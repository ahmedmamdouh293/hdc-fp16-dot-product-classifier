==> flow/design.v <==
module FloatingCompare (input [15:0]A,
                        input [15:0]B,
                        output reg result);
    always @(*) begin
        if (A[15] != B[15])
            result = ~A[15];   
        else begin
            if (A[14:10] != B[14:10]) begin
                result = (A[14:10] > B[14:10]) ? 1'b1 : 1'b0;   
                if (A[15]) result = ~result;   
            end
            else begin
                result = (A[9:0] > B[9:0]) ? 1'b1 : 1'b0;   
                if (A[15]) result = ~result;   
            end
        end
    end
endmodule
module max #(
    parameter int NUM_C   = 10           
) (
    input  logic clk,
    input  logic rst,
    input  logic en,
    input  logic clear,     
    input  logic [15:0] A,
    input  logic [$clog2(NUM_C)-1:0] label_i,
    output logic [$clog2(NUM_C)-1:0] label_o,
    output logic [15:0] max
);
    logic [15:0] reg_v;
    logic [15:0] reg_in;
    logic cmp_o;
    logic [$clog2(NUM_C)-1:0] reg_l;
    logic [$clog2(NUM_C)-1:0] label_in;
    assign label_o = reg_l;
    assign max     = reg_v;
    always_ff @(posedge clk or negedge rst) begin : REG_IN 
        if (!rst)
            reg_in <= 16'b1111110000000000;  
        else if (clear)  reg_in <= 16'b1111110000000000;  
        else if (en)
            reg_in <= A;    
    end
    always_ff @(posedge clk or negedge rst) begin : LABEL_IN 
        if (!rst)
            label_in <= '0; 
        else if (en)
            label_in <= label_i;    
    end
    always_ff @(posedge clk or negedge rst) begin : REG_V 
        if (!rst)
            reg_v <= 16'b1111110000000000;  
        else if (clear)  reg_v <= 16'b1111110000000000;  
        else if (cmp_o)
            reg_v <= reg_in;    
    end
    always_ff @(posedge clk or negedge rst) begin : LABEL_V 
        if (!rst)
            reg_l <= '0;
        else if (clear)
            reg_l <= '0;
        else if (cmp_o)
            reg_l <= label_in;   
    end
    FloatingCompare CMP(   
        .A(reg_in),
        .B(reg_v),
        .result(cmp_o)                    
    );
endmodule
Step by step through the tools: max
What the tools print for max, step after step. Lines are those of the file above, counted from 1. Cell names lack the library's common part. Not given: -

Top: max. Clock input: clk. Standard-cell library: sky130hd. Library corner: tt_025C_1v80.

Word-level counts
Yosys after proc, flatten, opt, wreduce and memory -nomap, before mapping. Memory bits, and registers merged into a memory's read port (data or address), are not among the register bits. Print and check cells are not counted. Equal cells are merged and count once.

Under clocked read ports x word width stands 0. Under output and inout bits stands 20. Under RAM bits stands 0. The entry for memories kept reads 0. Under input port bits stands 24. For register bits the number is 40. Under bits in latches stands 0. For memory bits (read-only) the number is 0.

$lt $le $gt $ge: 2. The figure for shift operators is 0. For multiply operators the number is 0. The entry for equal/unequal tests reads 2. Mux-type cells: 12. The entry for add/subtract/negate cells reads 0. Reduce/logical cells: 2. For divide/modulo/power cells the number is 0. Under bitwise operators stands 3.

Operators with widths (count): two-way mux 16 bit (4); > comparator 10 bit (1); two-way mux 4 bit (2); two-way mux 1 bit (6); > comparator 5 bit (1); inequality test 5 bit (1); nonzero test 2 bit (2); NOT 1 bit (3); inequality test 1 bit (1).

Depth
Depth = most cells in a row (Yosys ltp): at word level without a register or memory, in the mapped netlist without a sequential cell, where the memories' decode and read muxes count.

For depth in word-level cells the number is 8. The figure for ABC_AREA is 0. Depth in mapped cells: 10. For gate-level depth less buffers the number is 8.

Netlist
The flow's flattened synthesis, as Yosys stat reports it; memories are mapped. The netlist is that of the ABC_AREA named above (0 if unset); the other value can give another one. The area totals of this step are shown rounded.

For sequential part of the area the number is 1020 µm². For buffer cells the number is 7. For standard cells after synthesis the number is 183. The entry for synthesis area reads 2050 µm². The entry for flip-flops reads 40.

Cells by type: dfrtp_1 (count 28, total area 700.672 µm²); dfstp_2 (count 12, total area 315.302 µm²); mux2i_1 (count 29, total area 290.278 µm²); ha_1 (count 15, total area 187.68 µm²); mux2_2 (count 9, total area 101.347 µm²); inv_1 (count 21, total area 78.826 µm²); nand2_1 (count 20, total area 75.072 µm²); nor2_1 (count 18, total area 67.565 µm²); a211oi_2 (count 2, total area 25.024 µm²); nor2b_1 (count 4, total area 25.024 µm²); and4_2 (count 2, total area 20.019 µm²); buf_12 (count 1, total area 20.019 µm²); a21oi_1 (count 3, total area 15.014 µm²); nand4_1 (count 2, total area 12.512 µm²); a2111o_1 (count 1, total area 11.261 µm²); a221o_2 (count 1, total area 11.261 µm²); buf_6 (count 1, total area 11.261 µm²); clkbuf_1 (count 3, total area 11.261 µm²).

Not listed: further types 9, cells in them 11. By module: a second synthesis without flattening, with its own total; a netlist apart from the flattened one above.

The figure for cell total of the unflattened synthesis is 182. The entry for area total of the unflattened synthesis reads 2090 µm².

Rows give one instance, submodules left out.

By module: max (instances 1, cells 126, sequential area 1020 µm², area 1680 µm²); FloatingCompare (instances 1, cells 56, sequential area 0.0 µm², area 417 µm²).

Worst setup path after synthesis
Source: OpenSTA report_checks on the synthesized netlist (no wires, ideal clock, input and output delay 20% of the period each), path of least setup slack; recovery checks are left aside. Register names are those of the netlist, which keeps one name where synthesis merged equal registers.

Path type: reg2reg. From: register reg_v[14]. To: register reg_l[0]. The figure for launch time at the first pin is 0.000 ns. Under setup time stands 0.125 ns. Under slack stands -0.185 ns. The entry for path delay reads 2.585 ns. The figure for stages on the path is 9. Arrival: 2.460 ns. Under clock period stands 2.4 ns. For buffers on the path the number is 1. The entry for period reached after synthesis reads 2.585 ns.

"path delay" is the arrival time less input delay plus setup time. "stages on the path": output pins that drive a net of the path, with the launching flip-flop's if there is one; two outputs of one cell count as two. "period reached after synthesis" is the clock period less the worst setup slack; recovery checks do not enter. This is arithmetic on one report: input and output delays are still those of the set period (20% each). The rows between start and end are the longest chain of elaborated cells between them; the timing report does not say that the signal goes this way. Where chains are equally long, one stands for them. A line is the first line of the expression or statement that the cell stems from. Yosys adds cells for indexed reads and writes and turns some case tables into memories. At most two assigning lines are given for a register; there are more.

Cell sequence: dfstp_2 > inv_1 > ha_1 > and4_2 > a221o_2 > a22o_1 > a211oi_2 > buf_6 > mux2_2. The entry for length of the longest elaborated chain reads 8.

Ends and longest elaborated chain, post-synthesis: from (decl) (RTL line 31) `logic [15:0] reg_v;`; from (assign) (RTL line 53) `reg_v <= 16'b1111110000000000;`; from (assign) (RTL line 56) `reg_v <= reg_in;`; > comparator 5 bit (RTL line 9) `result = (A[14:10] > B[14:10]) ? 1'b1 : 1'b0;`; two-way mux 1 bit (RTL line 9); NOT 1 bit (RTL line 10) `if (A[15]) result = ~result;`; two-way mux 1 bit (RTL line 10); two-way mux 1 bit (RTL line 8) `if (A[14:10] != B[14:10]) begin`; two-way mux 1 bit (RTL line 5) `if (A[15] != B[15])`; two-way mux 4 bit (RTL line 63) `else if (cmp_o)`; two-way mux 4 bit (RTL line 61) `else if (clear)`; to (assign) (RTL line 60) `reg_l <= '0;`; to (assign) (RTL line 64) `reg_l <= label_in;`; to (decl) (RTL line 34) `logic [$clog2(NUM_C)-1:0] reg_l;`.

Timing after layout
Path of least setup slack in the final report of run 2 (OpenROAD, finished layout, wires in). Where an end is a register, its clock arrival counts in the times.

Path type: reg2reg. From: register reg_v[13]. To: register reg_l[2]. The figure for stages on the path is 10. The figure for launch time at the first pin is 0.30 ns. Arrival: 2.71 ns. For buffers on the path the number is 1. Under clock period stands 1.79 ns. Under slack stands -0.73 ns. Under setup time stands 0.11 ns.

The rows between start and end are the longest chain of elaborated cells between them; the timing report does not say that the signal goes this way. Where chains are equally long, one stands for them. At most two assigning lines are given for a register; there are more.

Cell sequence: dfstp_2 > inv_2 > ha_4 > a21oi_2 > nand2_2 > a221o_2 > a22o_1 > a211oi_4 > buf_6 > mux2_4. The entry for length of the longest elaborated chain reads 8.

Ends and longest elaborated chain, post-layout: from (decl) (RTL line 31) `logic [15:0] reg_v;`; from (assign) (RTL line 53) `reg_v <= 16'b1111110000000000;`; from (assign) (RTL line 56) `reg_v <= reg_in;`; > comparator 5 bit (RTL line 9) `result = (A[14:10] > B[14:10]) ? 1'b1 : 1'b0;`; two-way mux 1 bit (RTL line 9); NOT 1 bit (RTL line 10) `if (A[15]) result = ~result;`; two-way mux 1 bit (RTL line 10); two-way mux 1 bit (RTL line 8) `if (A[14:10] != B[14:10]) begin`; two-way mux 1 bit (RTL line 5) `if (A[15] != B[15])`; two-way mux 4 bit (RTL line 63) `else if (cmp_o)`; two-way mux 4 bit (RTL line 61) `else if (clear)`; to (assign) (RTL line 60) `reg_l <= '0;`; to (assign) (RTL line 64) `reg_l <= label_in;`; to (decl) (RTL line 34) `logic [$clog2(NUM_C)-1:0] reg_l;`.

Add stored flow runs of max

Design max on sky130hd. What follows are 2 stored runs of the flow, each under its own settings; their order means nothing. The constraints put input and output delay at 20% of the set period each and load the outputs with 0.01 pF. "achieved period" means the clock period less the worst setup slack. The figure is calculated, with input and output delays left at 20% of the set period. "time on the worst setup path" means the part of the period allowed to the worst setup path (the constraints hold back 20% at inputs and 20% at outputs) less its slack; where the path has registers, the arrival times of their clocks count too. "overall power" rests on the timing tool's default activity at the inputs, not on a simulated workload. Values from the reports are rounded here.

Run 1 has these settings: period_ns 4.69; CORE_UTILIZATION 63; SETUP_SLACK_MARGIN 1.38; PLACE_DENSITY_LB_ADDON 0.23; CORE_MARGIN 5; CELL_PAD_IN_SITES_GLOBAL_PLACEMENT 3; CELL_PAD_IN_SITES_DETAIL_PLACEMENT 2; GPL_TIMING_DRIVEN 0; CTS_CLUSTER_SIZE 65; CAP_MARGIN 20; SLEW_MARGIN 20. Outcome: stopped before the end: placement reported FLW-0024.

Run 2 has these settings: period_ns 1.79; CORE_UTILIZATION 41; SETUP_SLACK_MARGIN 0.22; PLACE_DENSITY_LB_ADDON 0.16; CORE_MARGIN 2; CAP_MARGIN 25; SLEW_MARGIN 35; MIN_ROUTING_LAYER met2; MAX_ROUTING_LAYER met4. The measured mapped cell area after synthesis is 2050 µm². For the achieved period the run shows 2.525 ns. The measured worst setup slack after layout is -0.735 ns. The die size is 5580 µm². The standard-cell area of the final layout reads 3150 µm². The utilization after routing is 65.8 %. The time on the worst setup path stands at 2.52 ns. Critical path kind: reg2reg. The overall power is 2580 uW. The setup TNS reads -13.3 ns.
